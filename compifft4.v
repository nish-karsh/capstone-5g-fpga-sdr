==> flow/design.v <==
`timescale 1ns / 1ps
module compiff2(ce,clk,yc1,imgc1,yc2,imgc2,xd1,imgd1,xd2,imgd2);
input ce,clk;
input signed [7:0] yc1,imgc1,yc2,imgc2;
output reg signed [7:0] xd1,imgd1,xd2,imgd2;
always @(posedge clk)
begin
xd1 = (yc1 + yc2)/2;
imgd1 = (imgc1 + imgc2)/2;
xd2 = (yc1 - yc2)/2;
imgd2 = (imgc1 - imgc2)/2;
end
endmodule
`timescale 1ns / 1ps
module compifft4(ce,clk,ye1,imge1,ye2,imge2,ye3,imge3,ye4,imge4,xf1,imgf1,xf2,imgf2,xf3,imgf3,xf4,imgf4);
input ce,clk;
input signed [7:0] ye1,imge1,ye2,imge2,ye3,imge3,ye4,imge4;
output reg signed [7:0] xf1,imgf1,xf2,imgf2,xf3,imgf3,xf4,imgf4;
wire signed [7:0] za1,imgz1,za2,imgz2,za3,imgz3,za4,imgz4;
compiff2 a0(ce,clk,ye1,imge1,ye3,imge3,za1,imgz1,za2,imgz2);
compiff2 a1(ce,clk,ye2,imge2,ye4,imge4,za3,imgz3,za4,imgz4);
always @(posedge clk)
begin
xf1 = (za1 + za3)/2;
imgf1 = (imgz1 + imgz3)/2;
xf2 = (za2 - imgz4)/2;
imgf2 = (imgz2 + za4)/2;
xf3 = (za1 - za3)/2;
imgf3 = (imgz1 - imgz3)/2;
xf4 = (za2 + imgz4)/2;
imgf4 = (imgz2 - za4)/2;
end
endmodule
Reports on compifft4:

The steps from the RTL of compifft4 to its reports follow in flow order.
Line numbers count from 1 in the design file above.
Operators: Yosys type, input widths -> output width; for muxes data width and select width s.
Cell names lack the library's common part.
The mark - stands for no value.

* design top: compifft4
* clock input: clk
* standard-cell library: sky130hd
* library corner: tt_025C_1v80

Word level:

Source: Yosys, flattened and elaborated, memories not mapped. Widths are those after wreduce; folded enables and synchronous resets count as part of the registers. Registers that Yosys merges into a memory's read port (data or address) are not register bits. Print and check cells do not count. Equal cells are merged and count once.

* flip-flop bits (word level): 128
* bits of input ports: 66
* output and inout bits: 64
* cells after elaboration: 64

* add/sub/neg operators: 32
* bitwise operators: 16

Operators with widths (number)
* $add 8x1->8: 16
* $add 8x8->9: 8
* $sub 8x8->9: 8
* $and 1x1->1: 16

Depth:

Yosys ltp: most cells in a row. Word level: on the elaborated netlist, between registers, memories and ports. Mapped: between sequential cells and ports; inverters and the memories' decode and read muxes count.

* depth in word-level cells: 3
* ABC_AREA: 0
* depth in mapped cells: 18
* depth with buffers taken out: 18

After synthesis:

The flow's flattened synthesis, as Yosys stat reports it; memories are mapped. The netlist is that of the ABC_AREA named above (0 if unset); the other value can give another one.
Totals and module areas in this step are rounded.

Cells by type
* dfxtp_1: number 128, total area 2.56E+03 um^2
* ha_1: number 168, total area 2.1E+03 um^2
* xnor2_1: number 128, total area 1.12E+03 um^2
* xor2_1: number 58, total area 507.987 um^2
* inv_1: number 128, total area 480.461 um^2
* nor2_1: number 94, total area 352.838 um^2
* a21oi_1: number 65, total area 325.312 um^2
* fa_1: number 16, total area 320.307 um^2
* nand2_1: number 53, total area 198.941 um^2
* o21ai_0: number 33, total area 165.158 um^2
* nor2b_1: number 23, total area 143.888 um^2
* o21a_1: number 19, total area 142.637 um^2
* o21bai_1: number 18, total area 135.13 um^2
* nand2b_1: number 17, total area 106.352 um^2
* nor3_1: number 20, total area 100.096 um^2
* nor3b_1: number 13, total area 97.594 um^2
* nand3_1: number 17, total area 85.082 um^2
* o31a_1: number 8, total area 70.067 um^2

Not listed: further types 62, cells in them 174.

* cells in the netlist: 1180
* mapped area: 0.0103 mm^2
* area of sequential cells: 0.00256 mm^2
* flip-flop cells: 128

The figures by module come from a second, unflattened synthesis with its own total; it is not the netlist above.

* cell total of the unflattened synthesis: 1186
* area (unflattened synthesis): 0.0105 mm^2

Rows give one instance, submodules left out.

Modules
* compiff2: times used 2, cells 320, area 0.00278 mm^2, seq. area 0.000641 mm^2
* compifft4: times used 1, cells 546, area 0.00494 mm^2, seq. area 0.00128 mm^2

Worst setup path after synthesis:

Path of least setup slack by OpenSTA after synthesis, without wires, with an ideal clock, recovery checks aside; 20% of the period is set as input and as output delay. Where synthesis merged equal registers, the netlist keeps one of their names.

* path kind: register -> register
* start: register a0.imgd2[0]
* end: register imgf4[7]
* period: 3310 ps
* time at the first pin: 0 ps
* data arrival time: 3472 ps
* path slack: -258 ps
* delay of the path: 3567 ps
* stages on the path: 18
* buffers on the path: 0
* synthesis period reached: 3568 ps

"delay of the path" is the arrival time less input delay plus setup time.
"stages on the path" counts driving pins, that of a launching flip-flop among them; a cell with two outputs on the path counts twice.
"synthesis period reached" = period - worst setup slack (recovery checks aside). The figure is calculated, with input and output delays left at 20% of the set period.
Between the ends stands the longest chain of elaborated cells between them, by number of cells; it is not shown to be the way that was timed. Of several equally long chains one is given.
A line is the first line of the expression or statement that the cell stems from. Yosys adds cells for indexed reads and writes and turns some case tables into memories.

* cells stage by stage: dfxtp_1 > inv_1 > ha_1 > inv_1 > fa_1 > a211oi_1 > o21bai_1 > a21oi_1 > nor2_1 > nor3_1 > mux2i_1 > nor2_1 > ha_1 > nand2_1 > or4_4 > nor3_4 > mux2_1 > o311ai_1
* cells in the longest elaborated chain: 3
* elaborated cells on any way between the ends: 3

RTL lines, path after synthesis
* start, declared: line 5 `output reg signed [7:0] xd1,imgd1,xd2,imgd2;`
* start, assigned: line 11 `imgd2 = (imgc1 - imgc2)/2;`
* $sub 8x8->9: line 31 `imgf4 = (imgz2 - za4)/2;`
* $and 1x1->1
* $add 8x1->8
* end, assigned: line 31
* end, declared: line 18 `output reg signed [7:0] xf1,imgf1,xf2,imgf2,xf3,imgf3,xf4,imgf4;`

Timing after layout:

Path of least setup slack in the final report of record 1 (OpenROAD, finished layout, wires in). Where an end is a register, its clock arrival counts in the times.
The report prints the path's times to 10 ps; the period is as set.

* path kind: input -> register
* start: input port imge2[0]
* end: register a1.imgd2[7]
* period: 5320 ps
* time at the first pin: 1060 ps
* data arrival time: 4570 ps
* path slack: 1040 ps
* stages on the path: 18
* buffers on the path: 1

Between the ends stands the longest chain of elaborated cells between them, by number of cells; it is not shown to be the way that was timed. Of several equally long chains one is given.

* cells stage by stage: clkdlybuf4s50_1 > inv_1 > ha_1 > inv_1 > fa_1 > a21oi_1 > o21bai_1 > a21oi_1 > nor2_1 > nor4_1 > a21oi_1 > nor2_1 > ha_1 > o2111a_1 > o211ai_1 > nor4bb_1 > nand2_1 > xor2_1
* cells in the longest elaborated chain: 3
* elaborated cells on any way between the ends: 3

RTL lines, path after layout
* start, declared: line 17 `input signed [7:0] ye1,imge1,ye2,imge2,ye3,imge3,ye4,imge4;`
* $sub 8x8->9: line 11 `imgd2 = (imgc1 - imgc2)/2;`
* $and 1x1->1
* $add 8x1->8
* end, assigned: line 11
* end, declared: line 5 `output reg signed [7:0] xd1,imgd1,xd2,imgd2;`

Memo
Re: implementation data of compifft4

Stored flow runs of compifft4 (2 of them; Yosys, OpenROAD, sky130hd). They differ in their settings and are not a sequence. Constraints: input delay and output delay 20% of the set period each, output load 0.01 pF.
By "period reached" is meant the clock period of the run minus its worst setup slack. This is arithmetic on one report: input and output delays are still those of the set period (20% each).
"time used up by the worst setup path" is the time allowed to the run's worst setup path (the clock period less input and output delay, where it has them) less its slack. Clock arrival times count: a late capture clock shortens it, a late launch clock lengthens it.
"power" is the tool's figure for a default switching activity; nothing was simulated.
"time used up by the worst setup path" is known to 10 ps.
Results are given in rounded form.

### Record 1

==> flow/run.sh <==
#!/bin/bash
# the make line also repeats the synthesis and layout settings of config.mk as NAME=value (left out here)
make -C /OpenROAD-flow-scripts/flow DESIGN_CONFIG=/design/flow/config.mk WORK_HOME=/design/flow/orfs CLKGATE_MAP_FILE= finish
==> flow/config.mk <==
export PLATFORM = sky130hd
export DESIGN_NAME = compifft4
export DESIGN_NICKNAME = compifft4
export VERILOG_FILES = /design/flow/design.v
export SDC_FILE = /design/flow/constraint.sdc
export NUM_CORES = 4
export LEC_CHECK = 0
export ABC_AREA = 0
export CAP_MARGIN = 20
export CELL_PAD_IN_SITES_GLOBAL_PLACEMENT = 0
export CORE_ASPECT_RATIO = 1.51
export CORE_MARGIN = 2
export CORE_UTILIZATION = 64
export CTS_CLUSTER_SIZE = 62
export GPL_ROUTABILITY_DRIVEN = 0
export GPL_TIMING_DRIVEN = 1
export MAX_ROUTING_LAYER = met4
export PLACE_DENSITY_LB_ADDON = 0.13
export SETUP_SLACK_MARGIN = 0.18
export SLEW_MARGIN = 20
==> flow/constraint.sdc <==
create_clock -name core_clock -period 5.32 [get_ports {clk}]
set_input_delay 1.0640 -clock core_clock [delete_from_list [all_inputs] [get_ports {clk}]]
set_output_delay 1.0640 -clock core_clock [all_outputs]
set_load 0.01 [all_outputs]

Results of record 1:
- Time used up by the worst setup path: 3220 ps
- Worst setup path type: input -> register
- Worst hold slack in the final report: 790 ps
- Chip area after synthesis (Yosys): 0.0103 mm^2
- Utilization after layout: 77.1 %
- Final setup TNS: 0 ps
- Lowest setup slack: 1040 ps
- Standard-cell area of the final layout: 0.0123 mm^2
- Power: 6150 uW
- Period reached: 4280 ps
- Area inside the die boundary: 0.0172 mm^2

### Record 2

==> flow/run.sh <==
#!/bin/bash
# the make line also repeats the synthesis and layout settings of config.mk as NAME=value (left out here)
make -C /OpenROAD-flow-scripts/flow DESIGN_CONFIG=/design/flow/config.mk WORK_HOME=/design/flow/orfs CLKGATE_MAP_FILE= finish
==> flow/config.mk <==
export PLATFORM = sky130hd
export DESIGN_NAME = compifft4
export DESIGN_NICKNAME = compifft4
export VERILOG_FILES = /design/flow/design.v
export SDC_FILE = /design/flow/constraint.sdc
export NUM_CORES = 4
export LEC_CHECK = 0
export CAP_MARGIN = 20
export CORE_MARGIN = 2
export CORE_UTILIZATION = 40
export SLEW_MARGIN = 20
==> flow/constraint.sdc <==
create_clock -name core_clock -period 6.61 [get_ports {clk}]
set_input_delay 1.3220 -clock core_clock [delete_from_list [all_inputs] [get_ports {clk}]]
set_output_delay 1.3220 -clock core_clock [all_outputs]
set_load 0.01 [all_outputs]

Results of record 2:
- Time used up by the worst setup path: 3090 ps
- Worst setup path type: input -> register
- Worst hold slack in the final report: 774 ps
- Chip area after synthesis (Yosys): 0.0103 mm^2
- Utilization after layout: 49.6 %
- Final setup TNS: 0 ps
- Lowest setup slack: 2200 ps
- Standard-cell area of the final layout: 0.0125 mm^2
- Power: 5000 uW
- Period reached: 4414 ps
- Area inside the die boundary: 0.0272 mm^2
